==> flow/design.v <==
module  T35seg7_top (
    clockIn,                 
    dp,                      
    segment7);               
    input   clockIn;
    output  reg dp;
    output  reg [6:0] segment7;
reg [25:0]  counter;         
reg [3:0]   digit;           
wire n_reset;                
assign n_reset = 1'b1;       
always @(posedge clockIn)
    begin
        if(n_reset == 0) begin               
            digit <= 4'b0000;                
            counter <= 25'b0;                
            end                              
        else
        begin
            counter <= counter + 1;          
            if(counter == 25000000) begin    
                dp = !dp;                    
                end                          
            if(counter >= 50000000) begin    
                digit <= digit + 1;          
                dp = !dp;                    
                counter <= 25'b0;            
            end                              
        end
        case(digit)
            4'h0: segment7 = 7'b1000000;     
            4'h1: segment7 = 7'b1111001;     
            4'h2: segment7 = 7'b0100100;     
            4'h3: segment7 = 7'b0110000;     
            4'h4: segment7 = 7'b0011001;     
            4'h5: segment7 = 7'b0010010;     
            4'h6: segment7 = 7'b0000010;     
            4'h7: segment7 = 7'b1111000;     
            4'h8: segment7 = 7'b0000000;     
            4'h9: segment7 = 7'b0010000;     
            4'ha: segment7 = 7'b0001000;     
            4'hb: segment7 = 7'b0000011;     
            4'hc: segment7 = 7'b1000110;     
            4'hd: segment7 = 7'b0100001;     
            4'he: segment7 = 7'b0000110;     
            default: segment7 = 7'b0001110;  
        endcase
    end
endmodule
# Step by step through the tools: T35seg7_top
# Tool output for the design above, in the order of the flow.
# Lines are those of the file above, counted from 1.
# Operators: Yosys type, input widths -> output width; for muxes data width and select width s.
# Cell names lack the library's common part.
# Not given: -
[design] design="T35seg7_top" clk_port="clockIn" library="sky130hd" pvt_corner="tt_025C_1v80"

# Word level
# Yosys after proc, flatten, opt, wreduce and memory -nomap, before mapping. Enables and synchronous resets that opt folds into registers are not counted as muxes. Memory bits, and registers merged into a memory's read port (data or address), are not among the register bits. Print and check cells are not counted. Equal cells are merged and count once.
# Memory sizes are those after Yosys's memory passes, which may raise the word count (mostly to a power of two), join words into wider ones and drop unused or constant bits.
[op_classes] n_div=0 mux=2 shift=0 multipliers=0 equal=1 bitwise=0 compare=1 reduce_and_logical=2 add_sub_neg=2
[ops] cell="$add 26x1->26 const B" count=1
[ops] cell="$eq 26x25->1 const B" count=1
[ops] cell="$ge 26x26->1 const B" count=1
[ops] cell="$add 4x1->4 const B" count=1
[ops] cell="$logic_not 1->1" count=2
[ops] cell="$mux 1" count=2
[word_totals] n_memories=1 mem_bits_rw=0 clocked_rd_ports_x_width=7 out_inout_bits=8 wordCells=12 latchBits=0 inputBits=1 register_bits=31 mem_bits_ro=112
[memory_table] name="(name not given)" size=16 width=7 read_ports=1 write_ports=0 line=30 rtl="case(digit)"

# Logic depth
# Depth = most cells in a row (Yosys ltp): at word level without a register or memory, in the mapped netlist without a sequential cell, where the memories' decode and read muxes count.
[logic_depth] word_depth=4 ABC_AREA=0 depth_mapped=7 ltp_nobuf=7

# After synthesis
# Source: synth_stat.txt of the flow (Yosys; design flattened, memories mapped). It holds for the ABC_AREA given above (unset counts as 0); a run with the other value may have another netlist.
# The area totals of this step are shown rounded.
[by_type] cell_type="dfxtp_1" count=34 type_area_um2=680.653
[by_type] cell_type="xnor2_1" count=19 type_area_um2=166.41
[by_type] cell_type="nor2_1" count=34 type_area_um2=127.622
[by_type] cell_type="edfxtp_1" count=4 type_area_um2=120.115
[by_type] cell_type="ha_1" count=8 type_area_um2=100.096
[by_type] cell_type="nand3_1" count=13 type_area_um2=65.062
[by_type] cell_type="xor2_1" count=7 type_area_um2=61.309
[by_type] cell_type="nand2_1" count=12 type_area_um2=45.043
[by_type] cell_type="nor4_4" count=2 type_area_um2=42.541
[by_type] cell_type="inv_1" count=10 type_area_um2=37.536
[by_type] cell_type="nand4_1" count=5 type_area_um2=31.28
[by_type] cell_type="nor3_2" count=3 type_area_um2=30.029
[by_type] cell_type="a21oi_1" count=5 type_area_um2=25.024
[by_type] cell_type="buf_6" count=2 type_area_um2=22.522
[by_type] cell_type="mux4_2" count=1 type_area_um2=22.522
[by_type] cell_type="or4_1" count=3 type_area_um2=22.522
[by_type] cell_type="mux2i_1" count=2 type_area_um2=20.019
[by_type] cell_type="nor3_1" count=4 type_area_um2=20.019
# Other cell types: 22; their cells: 35.
[synth_totals] n_buf=8 seqArea_um2=800.8 ff_cells=38 synth_area_um2=1881 cell_count=203

# Worst setup path after synthesis
# Source: OpenSTA report_checks on the synthesized netlist (no wires, ideal clock, input and output delay 20% of the period each), path of least setup slack; recovery checks are left aside. Register names are those of the netlist, which keeps one name where synthesis merged equal registers.
[synth_timing] path_type="register -> register" startpoint="reg counter[0]" endpoint="reg counter[24]" path_buffers=1 period_ps=2180 launch_ps=0 setup_time_ps=116 setup_slack_ps=255 delay_ps=1926 required_ps=2064 arrival_ps=1810 driving_pins=8 synth_period_reached_ps=1925
# "delay_ps" is the arrival time less input delay plus setup time.
# "driving_pins" counts driving pins, that of a launching flip-flop among them; a cell with two outputs on the path counts twice.
# "synth_period_reached_ps" is the clock period less the worst setup slack; recovery checks do not enter. This is arithmetic on one report: input and output delays are still those of the set period (20% each).
# The rows between start and end are the longest chain of elaborated cells between them; the timing report does not say that the signal goes this way. Where chains are equally long, one stands for them.
# A line is the first line of the expression or statement that the cell stems from. Yosys adds cells for indexed reads and writes and turns some case tables into memories.
# A register here has more assigning lines than the two given.
[synth_via] cell_sequence="dfxtp_1 ha_1 nand4_2 or4_1 buf_6 nor3_4 a21oi_1 a31o_1" elab_chain_cells=1 cone_cells=2 lines_between=2 cone_classes="add/sub (1); compare (1)"
[synth_lines] item="from (decl)" line=8 rtl="reg [25:0]  counter;"
[synth_lines] item="from (assign)" line=16 rtl="counter <= 25'b0;"
[synth_lines] item="from (assign)" line=20 rtl="counter <= counter + 1;"
[synth_lines] item="$add 26x1->26" line=20
[synth_lines] item="to (assign)" line=16
[synth_lines] item="to (assign)" line=20
[synth_lines] item="to (decl)" line=8

# Path in the finished layout
# Path of least setup slack in the final report of run 1 (OpenROAD, finished layout, wires in). Where an end is a register, its clock arrival counts in the times.
# The report prints the path's times to 10 ps; the period is as set.
[layout_timing] path_type="register -> register" startpoint="reg counter[0]" endpoint="reg counter[24]" setup_slack_ps=680 launch_ps=290 driving_pins=7 path_buffers=0 required_ps=3000 setup_time_ps=100 arrival_ps=2320 period_ps=2820
# The rows between start and end are the longest chain of elaborated cells between them; the timing report does not say that the signal goes this way. Where chains are equally long, one stands for them.
# A register here has more assigning lines than the two given.
[layout_via] cell_sequence="dfxtp_1 ha_1 nand4_2 or4_1 nor3_4 a21oi_1 a31o_1" elab_chain_cells=1 cone_cells=2 lines_between=2 cone_classes="add/sub (1); compare (1)"
[layout_lines] item="from (decl)" line=8 rtl="reg [25:0]  counter;"
[layout_lines] item="from (assign)" line=16 rtl="counter <= 25'b0;"
[layout_lines] item="from (assign)" line=20 rtl="counter <= counter + 1;"
[layout_lines] item="$add 26x1->26" line=20
[layout_lines] item="to (assign)" line=16
[layout_lines] item="to (assign)" line=20
[layout_lines] item="to (decl)" line=8

Memo
Re: implementation data of T35seg7_top

Top module T35seg7_top; platform sky130hd; tools Yosys and OpenROAD; 2 stored runs in no particular order. Input and output delays are each 20% of the period that was set; the output load is 0.01 pF.
"achieved clock period": clock period set for the run, less the worst setup slack. It is reckoned from that one timing run; input and output delays stay at 20% of the period that was set.
By "worst setup path time" is meant the share of the clock period that the worst setup path is allowed (20% is reserved at inputs, 20% at outputs), minus its slack. Clock arrival times at its registers enter into it.
By "power" is meant OpenSTA's value without simulated activity: inputs other than the clock are taken to toggle once in ten clock periods, and the tool carries that through the logic.
"worst setup path time" is given in steps of 10 ps.
The results are shown rounded.
[run 1] settings: period_ns=2.82, CORE_UTILIZATION=42, SETUP_SLACK_MARGIN=0.01, PLACE_DENSITY_LB_ADDON=0.2, CORE_MARGIN=5, GPL_TIMING_DRIVEN=1, CTS_CLUSTER_DIAMETER=175, CAP_MARGIN=10, MIN_ROUTING_LAYER=met1, MAX_ROUTING_LAYER=met5, SLEW_MARGIN=20
[run 1] result: chip area after synthesis (Yosys) 1881 sq um, die area 5916 sq um, standard-cell area of the final layout 2086 sq um, utilization 47.9 %, worst setup slack after layout 682 ps, total negative slack 0 ps, worst hold slack 477 ps, power 0.9283 mW, achieved clock period 2138 ps, worst setup path time 2140 ps, worst setup path kind register -> register
[run 2] settings: period_ns=2.04, SETUP_SLACK_MARGIN=-0.01, CAP_MARGIN=20, CORE_MARGIN=2, CORE_UTILIZATION=40, SLEW_MARGIN=20
[run 2] result: chip area after synthesis (Yosys) 1881 sq um, die area 5266 sq um, standard-cell area of the final layout 2147 sq um, utilization 48.3 %, worst setup slack after layout 78 ps, total negative slack 0 ps, worst hold slack 540 ps, power 1.366 mW, achieved clock period 1962 ps, worst setup path time 1960 ps, worst setup path kind register -> register
